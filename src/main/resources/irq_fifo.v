==> flow/design.v <==
module tdp_ram_14_5
  (input  a_clk,
   input  a_wr,
   input  [4:0] a_addr,
   input  [13:0] a_din,
   input  b_clk,
   input  b_wr,
   input  [4:0] b_addr,
   input  [13:0] b_din,
   output [13:0] a_dout,
   output [13:0] b_dout);
  reg [13:0] n200_data;  
  reg [13:0] n203_data;  
  assign a_dout = n203_data;
  assign b_dout = n200_data;
  reg [13:0] mem[31:0] ;  
  initial begin
    mem[31] = 14'b00000000000000;
    mem[30] = 14'b00000000000000;
    mem[29] = 14'b00000000000000;
    mem[28] = 14'b00000000000000;
    mem[27] = 14'b00000000000000;
    mem[26] = 14'b00000000000000;
    mem[25] = 14'b00000000000000;
    mem[24] = 14'b00000000000000;
    mem[23] = 14'b00000000000000;
    mem[22] = 14'b00000000000000;
    mem[21] = 14'b00000000000000;
    mem[20] = 14'b00000000000000;
    mem[19] = 14'b00000000000000;
    mem[18] = 14'b00000000000000;
    mem[17] = 14'b00000000000000;
    mem[16] = 14'b00000000000000;
    mem[15] = 14'b00000000000000;
    mem[14] = 14'b00000000000000;
    mem[13] = 14'b00000000000000;
    mem[12] = 14'b00000000000000;
    mem[11] = 14'b00000000000000;
    mem[10] = 14'b00000000000000;
    mem[9] = 14'b00000000000000;
    mem[8] = 14'b00000000000000;
    mem[7] = 14'b00000000000000;
    mem[6] = 14'b00000000000000;
    mem[5] = 14'b00000000000000;
    mem[4] = 14'b00000000000000;
    mem[3] = 14'b00000000000000;
    mem[2] = 14'b00000000000000;
    mem[1] = 14'b00000000000000;
    mem[0] = 14'b00000000000000;
    end
  always @(posedge b_clk)
    if (b_wr)
      mem[b_addr] <= b_din;
  always @(posedge b_clk)
    if (1'b1)
      n200_data <= mem[b_addr];
  always @(posedge a_clk)
    if (a_wr)
      mem[a_addr] <= a_din;
  always @(posedge a_clk)
    if (1'b1)
      n203_data <= mem[a_addr];
endmodule
module irq_fifo
  (input  clk,
   input  reset,
   input  [13:0] config_addr,
   input  config_en,
   input  config_wr,
   input  [31:0] config_wdata,
   input  sel,
   input  irq_data_fifo_data_valid,
   input  irq_irq_fifo_data_valid,
   input  [13:0] irq_data_fifo_data,
   output [31:0] config_slv_rdata,
   output config_slv_error,
   output irq_irq_sig,
   output irq_data_sig);
  wire [47:0] n0_o;
  wire [31:0] n2_o;
  wire n3_o;
  wire irq_not_empty;
  wire data_not_empty;
  wire next_error;
  wire irq_read;
  wire data_read;
  wire irq_not_full;
  wire data_not_full;
  wire [4:0] data_w_ptr;
  wire [4:0] data_r_ptr;
  wire [4:0] irq_w_ptr;
  wire [4:0] irq_r_ptr;
  wire [4:0] w_ptr;
  wire [4:0] r_ptr;
  wire [13:0] w_data;
  wire n8_o;
  wire n9_o;
  wire n12_o;
  wire n13_o;
  wire [4:0] n17_o;
  wire n18_o;
  wire n20_o;
  wire n22_o;
  wire n23_o;
  wire n24_o;
  wire n25_o;
  wire [4:0] n29_o;
  wire n30_o;
  wire n32_o;
  wire n34_o;
  wire n35_o;
  wire n36_o;
  wire n37_o;
  wire n39_o;
  wire [4:0] n40_o;
  wire n43_o;
  wire n44_o;
  wire n45_o;
  wire n46_o;
  wire [10:0] n47_o;
  wire n49_o;
  wire n51_o;
  wire [1:0] n52_o;
  reg n55_o;
  reg n58_o;
  reg n61_o;
  reg [4:0] n62_o;
  wire n64_o;
  wire n66_o;
  wire n68_o;
  wire [4:0] n69_o;
  wire n71_o;
  wire n74_o;
  wire n77_o;
  wire n79_o;
  wire n81_o;
  wire n82_o;
  wire n83_o;
  localparam n85_o = 1'b0;
  localparam [13:0] n86_o = 14'b00000000000000;
  wire [13:0] tdpram_n87;
  wire [13:0] tdpram_a_dout;
  wire [13:0] tdpram_b_dout;
  wire n94_o;
  wire n96_o;
  wire [4:0] n98_o;
  wire [4:0] n100_o;
  wire [4:0] n101_o;
  wire [4:0] n103_o;
  reg [4:0] n106_q;
  wire n110_o;
  wire n112_o;
  wire [4:0] n114_o;
  wire [4:0] n116_o;
  wire [4:0] n117_o;
  wire [4:0] n119_o;
  reg [4:0] n122_q;
  wire n126_o;
  wire n128_o;
  wire [4:0] n130_o;
  wire [4:0] n132_o;
  wire [4:0] n133_o;
  wire [4:0] n135_o;
  reg [4:0] n138_q;
  wire n142_o;
  wire n144_o;
  wire [4:0] n146_o;
  wire [4:0] n148_o;
  wire [4:0] n149_o;
  wire [4:0] n151_o;
  reg [4:0] n154_q;
  wire n159_o;
  reg n163_q;
  wire [32:0] n164_o;
  assign config_slv_rdata = n2_o;
  assign config_slv_error = n3_o;
  assign irq_irq_sig = irq_not_empty;
  assign irq_data_sig = data_not_empty;
  assign n0_o = {config_wdata, config_wr, config_en, config_addr};
  assign n2_o = n164_o[31:0];
  assign n3_o = n164_o[32];
  assign irq_not_empty = n9_o;  
  assign data_not_empty = n13_o;  
  assign next_error = n71_o;  
  assign irq_read = n74_o;  
  assign data_read = n77_o;  
  assign irq_not_full = n25_o;  
  assign data_not_full = n37_o;  
  assign data_w_ptr = n122_q;  
  assign data_r_ptr = n154_q;  
  assign irq_w_ptr = n106_q;  
  assign irq_r_ptr = n138_q;  
  assign w_ptr = n40_o;  
  assign r_ptr = n69_o;  
  assign w_data = irq_data_fifo_data;  
  assign n8_o = irq_w_ptr == irq_r_ptr;
  assign n9_o = n8_o ? 1'b0 : 1'b1;
  assign n12_o = data_w_ptr == data_r_ptr;
  assign n13_o = n12_o ? 1'b0 : 1'b1;
  assign n17_o = irq_r_ptr - 5'b00001;
  assign n18_o = irq_w_ptr == n17_o;
  assign n20_o = irq_w_ptr == 5'b01111;
  assign n22_o = irq_r_ptr == 5'b00000;
  assign n23_o = n20_o & n22_o;
  assign n24_o = n18_o | n23_o;
  assign n25_o = n24_o ? 1'b0 : 1'b1;
  assign n29_o = data_r_ptr + 5'b00001;
  assign n30_o = data_w_ptr == n29_o;
  assign n32_o = data_w_ptr == 5'b10000;
  assign n34_o = data_r_ptr == 5'b11111;
  assign n35_o = n32_o & n34_o;
  assign n36_o = n30_o | n35_o;
  assign n37_o = n36_o ? 1'b0 : 1'b1;
  assign n39_o = ~irq_data_fifo_data_valid;
  assign n40_o = n39_o ? irq_w_ptr : data_w_ptr;
  assign n43_o = n0_o[14];
  assign n44_o = sel & n43_o;
  assign n45_o = n0_o[15];
  assign n46_o = ~n45_o;
  assign n47_o = n0_o[10:0];
  assign n49_o = n47_o == 11'b00000000000;
  assign n51_o = n47_o == 11'b00000000001;
  assign n52_o = {n51_o, n49_o};
  always @*
    case (n52_o)
      2'b10: n55_o <= 1'b0;
      2'b01: n55_o <= 1'b0;
      default: n55_o <= 1'b1;
    endcase
  always @*
    case (n52_o)
      2'b10: n58_o <= 1'b0;
      2'b01: n58_o <= 1'b1;
      default: n58_o <= 1'b0;
    endcase
  always @*
    case (n52_o)
      2'b10: n61_o <= 1'b1;
      2'b01: n61_o <= 1'b0;
      default: n61_o <= 1'b0;
    endcase
  always @*
    case (n52_o)
      2'b10: n62_o <= data_r_ptr;
      2'b01: n62_o <= irq_r_ptr;
      default: n62_o <= data_r_ptr;
    endcase
  assign n64_o = n46_o ? n55_o : 1'b1;
  assign n66_o = n46_o ? n58_o : 1'b0;
  assign n68_o = n46_o ? n61_o : 1'b0;
  assign n69_o = n79_o ? n62_o : data_r_ptr;
  assign n71_o = n44_o ? n64_o : 1'b0;
  assign n74_o = n44_o ? n66_o : 1'b0;
  assign n77_o = n44_o ? n68_o : 1'b0;
  assign n79_o = n44_o & n46_o;
  assign n81_o = irq_irq_fifo_data_valid & irq_not_full;
  assign n82_o = irq_data_fifo_data_valid & data_not_full;
  assign n83_o = n81_o | n82_o;
  assign tdpram_n87 = tdpram_b_dout;  
  tdp_ram_14_5 tdpram (
    .a_clk(clk),
    .a_wr(n83_o),
    .a_addr(w_ptr),
    .a_din(w_data),
    .b_clk(clk),
    .b_wr(n85_o),
    .b_addr(r_ptr),
    .b_din(n86_o),
    .a_dout(),
    .b_dout(tdpram_b_dout));
  assign n94_o = irq_irq_fifo_data_valid & irq_not_full;
  assign n96_o = irq_w_ptr == 5'b01111;
  assign n98_o = irq_w_ptr + 5'b00001;
  assign n100_o = n96_o ? 5'b00000 : n98_o;
  assign n101_o = n94_o ? n100_o : irq_w_ptr;
  assign n103_o = reset ? 5'b00000 : n101_o;
  always @(posedge clk)
    n106_q <= n103_o;
  assign n110_o = irq_data_fifo_data_valid & data_not_full;
  assign n112_o = data_w_ptr == 5'b10000;
  assign n114_o = data_w_ptr - 5'b00001;
  assign n116_o = n112_o ? 5'b11111 : n114_o;
  assign n117_o = n110_o ? n116_o : data_w_ptr;
  assign n119_o = reset ? 5'b11111 : n117_o;
  always @(posedge clk)
    n122_q <= n119_o;
  assign n126_o = irq_read & irq_not_empty;
  assign n128_o = irq_r_ptr == 5'b01111;
  assign n130_o = irq_r_ptr + 5'b00001;
  assign n132_o = n128_o ? 5'b00000 : n130_o;
  assign n133_o = n126_o ? n132_o : irq_r_ptr;
  assign n135_o = reset ? 5'b00000 : n133_o;
  always @(posedge clk)
    n138_q <= n135_o;
  assign n142_o = data_read & data_not_empty;
  assign n144_o = data_r_ptr == 5'b10000;
  assign n146_o = data_r_ptr - 5'b00001;
  assign n148_o = n144_o ? 5'b11111 : n146_o;
  assign n149_o = n142_o ? n148_o : data_r_ptr;
  assign n151_o = reset ? 5'b11111 : n149_o;
  always @(posedge clk)
    n154_q <= n151_o;
  assign n159_o = reset ? 1'b0 : next_error;
  always @(posedge clk)
    n163_q <= n159_o;
  assign n164_o = {n163_q, 18'b000000000000000000, tdpram_n87};
endmodule
Step by step through the tools: irq_fifo --
Tool output for the design above, in the order of the flow. Lines are those of the file above, counted from 1. Operators carry their Yosys type and port widths (W data, S select, Z words). Cell names lack the library's common part. The mark - stands for no value.
Inputs: design top irq_fifo, clock clk, standard-cell library sky130hd, timing corner tt_025C_1v80

After elaboration --
Yosys after proc, flatten, opt, wreduce and memory -nomap, before mapping. Enables and synchronous resets that opt folds into registers are not counted as muxes. Memory bits, and registers merged into a memory's read port (data or address), are not among the register bits. Print and check cells are not counted. Equal cells are merged and count once. Memory sizes are those after Yosys's memory passes, which may raise the word count (mostly to a power of two), join words into wider ones and drop unused or constant bits.
Bit counts: register bits after elaboration 21, memory bits (writable) 448, word width x clocked read ports 14, memories kept 1, input port bits 67, output and inout port bits 35
Memories:
- tdpram.mem | depth 32, bits a word 14, rd ports 1, wr ports 1, RTL line 16 | reg [13:0] mem[31:0] ;
Operators by class: add/subtract/negate cells 6, eq/ne operators 12, mux-type cells 22, bitwise logic cells 13, reduce/logical cells 4
Operators with widths (count):
- $mux W5 | 8
- $eq A5 B5 Y1 | 4
- $add A5 B1 Y5 const B | 3
- $sub A5 B1 Y5 const B | 3
- $eq A5 B5 Y1 const B | 3
- $mux W14 | 1
- $mux W1 | 13
- $eq A11 B1 Y1 const B | 1
- $logic_not A11 Y1 | 1
- $eq A5 B4 Y1 const B | 2
- $and A1 B1 Y1 | 8
- $logic_not A5 Y1 | 1
- $reduce_or A2 Y1 | 2
- $or A1 B1 Y1 | 3
- $not A1 Y1 | 2
- $eq A2 B1 Y1 const B | 1
- $eq A2 B2 Y1 const B | 1

Logic depth --
Longest topological path by Yosys (ltp), each cell counted once; first at word level (registers and memories cut), then after technology mapping (sequential cells cut; the memories' decode and read muxes count).
Logic depth: depth after elaboration 7, ABC_AREA 0, gate-level depth with buffers 15

After synthesis --
Yosys stat after the flow's synthesis: flattened, memories mapped to cells. It holds for the ABC_AREA given above (unset counts as 0); a run with the other value may have another netlist.
Cells by type:
- edfxtp_1 | count 448, area in all 1.35E+04 um2
- mux2i_1 | count 237, area in all 2.37E+03 um2
- a22oi_1 | count 112, area in all 840.806 um2
- dfxtp_1 | count 35, area in all 700.672 um2
- a21oi_1 | count 62, area in all 310.298 um2
- nor2_1 | count 48, area in all 180.173 um2
- nor4_2 | count 14, area in all 175.168 um2
- buf_4 | count 22, area in all 165.158 um2
- ha_1 | count 10, area in all 125.12 um2
- xnor2_1 | count 13, area in all 113.859 um2
- nand2_1 | count 29, area in all 108.854 um2
- buf_12 | count 5, area in all 100.096 um2
- clkbuf_1 | count 23, area in all 86.333 um2
- buf_6 | count 7, area in all 78.826 um2
- buf_2 | count 14, area in all 70.067 um2
- nand3_1 | count 14, area in all 70.067 um2
- xor2_1 | count 8, area in all 70.067 um2
- mux2_2 | count 6, area in all 67.565 um2
Not listed: further types 35, cells in them 85.
Mapped netlist: cells in the netlist 1192, mapped area 0.0196576 mm2, mapped flip-flops 483, buffers 86

Timing after synthesis --
OpenSTA on the mapped netlist: ideal clock, no wires. The path of least setup slack (recovery checks aside). Input and output delay are each 20% of the period. Register names are those of the netlist, which keeps one name where synthesis merged equal registers.
Timing post-synthesis: path kind reg-to-reg, start register n154_q[0], end memory tdpram.mem[26][0], period 2950 ps, launch time at the first pin 0 ps, arrival 2677 ps, data required time 2566 ps, setup slack -111 ps, path delay 3061 ps, stages on the path 11, path buffers 1, period reached after synthesis 3061 ps
"path delay" = arrival - input delay + setup time. "stages on the path" counts driving pins, that of a launching flip-flop among them; a cell with two outputs on the path counts twice. "period reached after synthesis" = period - worst setup slack (recovery checks aside). The figure is calculated, with input and output delays left at 20% of the set period. Between the ends stands the longest chain of elaborated cells between them, by number of cells; it is not shown to be the way that was timed. Of several equally long chains one is given. Each line given opens the expression or statement behind the cell; cells for indexed reads and writes are added by Yosys, which also makes memories of some case tables. Only ways into the end's enable, where the timed path ends, are counted here.
Between the ends, post-synthesis: path through dfxtp_1 -> ha_1 -> and3_1 -> ha_1 -> xnor2_1 -> nand3_1 -> o311a_1 -> clkbuf_1 -> a21o_1 -> nand3_1 -> nor2_1, cells in the longest elaborated chain 7, elaborated cells on any way between the ends 10, classes of those cells 1 x add/sub; 2 x eq/ne; 3 x mux; 4 x logic
Ends and longest elaborated chain, post-synthesis:
- start, declared | RTL line 171 | reg [4:0] n154_q;
- start, assigned | RTL line 302 | n154_q <= n151_o;
- $add A5 B1 Y5 | RTL line 207 | assign n29_o = data_r_ptr + 5'b00001;
- $eq A5 B5 Y1 | RTL line 208 | assign n30_o = data_w_ptr == n29_o;
- $or A1 B1 Y1 | RTL line 212 | assign n36_o = n30_o | n35_o;
- $mux W1 | RTL line 213 | assign n37_o = n36_o ? 1'b0 : 1'b1;
- $and A1 B1 Y1 | RTL line 257 | assign n82_o = irq_data_fifo_data_valid & data_not_full;
- $or A1 B1 Y1 | RTL line 258 | assign n83_o = n81_o | n82_o;
- $mux W5 | RTL line 58 | if (a_wr)
- end, declared | RTL line 16 | reg [13:0] mem[31:0] ;

Timing after layout --
From the final timing report of flow run 1: the path of least setup slack in the routed layout; clock arrival at registers is part of the times. The report prints the path's times to 10 ps; the period is as set.
Timing post-layout: path kind input-to-reg, start input config_addr[0], end register tdpram.n200_data[10], period 1950 ps, external input delay 390 ps, launch time at the first pin 390 ps, arrival 3130 ps, data required time 2450 ps, setup slack -670 ps, stages on the path 15, path buffers 7
Between the ends stands the longest chain of elaborated cells between them, by number of cells; it is not shown to be the way that was timed. Of several equally long chains one is given.
Between the ends, post-layout: path through clkdlybuf4s50_1 -> nand2_4 -> ha_4 -> nand4b_1 -> buf_6 -> mux2i_4 -> buf_4 -> nor2_4 -> buf_12 -> bufbuf_16 -> buf_4 -> a22oi_1 -> buf_4 -> a21oi_2 -> nor4_4, cells in the longest elaborated chain 4, elaborated cells on any way between the ends 5, classes of those cells 2 x eq/ne; 2 x mux; 1 x reduce/logical
Ends and longest elaborated chain, post-layout:
- start, declared | RTL line 67 | input  [13:0] config_addr,
- $logic_not A11 Y1 | RTL line 221 | assign n49_o = n47_o == 11'b00000000000;
- $eq A2 B1 Y1 | RTL line 243 | case (n52_o)
- $mux W5 | RTL line 243
- $mux W5 | RTL line 251 | assign n69_o = n79_o ? n62_o : data_r_ptr;
- end, declared | RTL line 12 | reg [13:0] n200_data;

# Flow runs of irq_fifo

Measured data: module irq_fifo, platform sky130hd, 2 stored runs of the flow under differing settings, order arbitrary. Input and output delays are each 20% of the period that was set; the output load is 0.01 pF.
"reached clock period": clock period set for the run, less the worst setup slack. It is reckoned from that one timing run; input and output delays stay at 20% of the period that was set.
"worst path time" means the part of the period allowed to the worst setup path (the constraints hold back 20% at inputs and 20% at outputs) less its slack; where the path has registers, the arrival times of their clocks count too.
"worst path time" is given in steps of 10 ps.

[flow run 1] flow files
==> flow/run.sh <==
#!/bin/bash
# the make line also repeats the synthesis and layout settings of config.mk as NAME=value (left out here)
make -C /OpenROAD-flow-scripts/flow DESIGN_CONFIG=/design/flow/config.mk WORK_HOME=/design/flow/orfs CLKGATE_MAP_FILE= finish
==> flow/config.mk <==
export PLATFORM = sky130hd
export DESIGN_NAME = irq_fifo
export DESIGN_NICKNAME = irq_fifo
export VERILOG_FILES = /design/flow/design.v
export SDC_FILE = /design/flow/constraint.sdc
export NUM_CORES = 4
export LEC_CHECK = 0
export CAP_MARGIN = 20
export CORE_MARGIN = 2
export CORE_UTILIZATION = 40
export SLEW_MARGIN = 20
==> flow/constraint.sdc <==
create_clock -name core_clock -period 1.95 [get_ports {clk}]
set_input_delay 0.3900 -clock core_clock [delete_from_list [all_inputs] [get_ports {clk}]]
set_output_delay 0.3900 -clock core_clock [all_outputs]
set_load 0.01 [all_outputs]

[flow run 1] result: worst path time 2230 ps; worst path kind input-to-reg; post-route worst hold slack 444 ps; die outline area 0.0509337 mm2; reached clock period 2620 ps; area of the synthesized netlist 0.0196576 mm2; standard-cell area after layout 0.0270422 mm2; setup slack of the worst path -670 ps

[flow run 2] flow files
==> flow/run.sh <==
#!/bin/bash
# the make line also repeats the synthesis and layout settings of config.mk as NAME=value (left out here)
make -C /OpenROAD-flow-scripts/flow DESIGN_CONFIG=/design/flow/config.mk WORK_HOME=/design/flow/orfs CLKGATE_MAP_FILE= finish
==> flow/config.mk <==
export PLATFORM = sky130hd
export DESIGN_NAME = irq_fifo
export DESIGN_NICKNAME = irq_fifo
export VERILOG_FILES = /design/flow/design.v
export SDC_FILE = /design/flow/constraint.sdc
export NUM_CORES = 4
export LEC_CHECK = 0
export ABC_AREA = 1
export CAP_MARGIN = 20
export CELL_PAD_IN_SITES_DETAIL_PLACEMENT = 2
export CELL_PAD_IN_SITES_GLOBAL_PLACEMENT = 1
export CORE_ASPECT_RATIO = 1.27
export CORE_MARGIN = 2
export CORE_UTILIZATION = 27
export CTS_CLUSTER_SIZE = 63
export HOLD_SLACK_MARGIN = 0.27
export PLACE_DENSITY_LB_ADDON = 0.17
export SETUP_SLACK_MARGIN = 1.04
export SLEW_MARGIN = 25
==> flow/constraint.sdc <==
create_clock -name core_clock -period 3.83 [get_ports {clk}]
set_input_delay 0.7660 -clock core_clock [delete_from_list [all_inputs] [get_ports {clk}]]
set_output_delay 0.7660 -clock core_clock [all_outputs]
set_load 0.01 [all_outputs]

[flow run 2] result: worst path time 2030 ps; worst path kind input-to-reg; post-route worst hold slack 506 ps; die outline area 0.0822679 mm2; reached clock period 2791 ps; area of the synthesized netlist 0.0215932 mm2; standard-cell area after layout 0.0281032 mm2; setup slack of the worst path 1039 ps
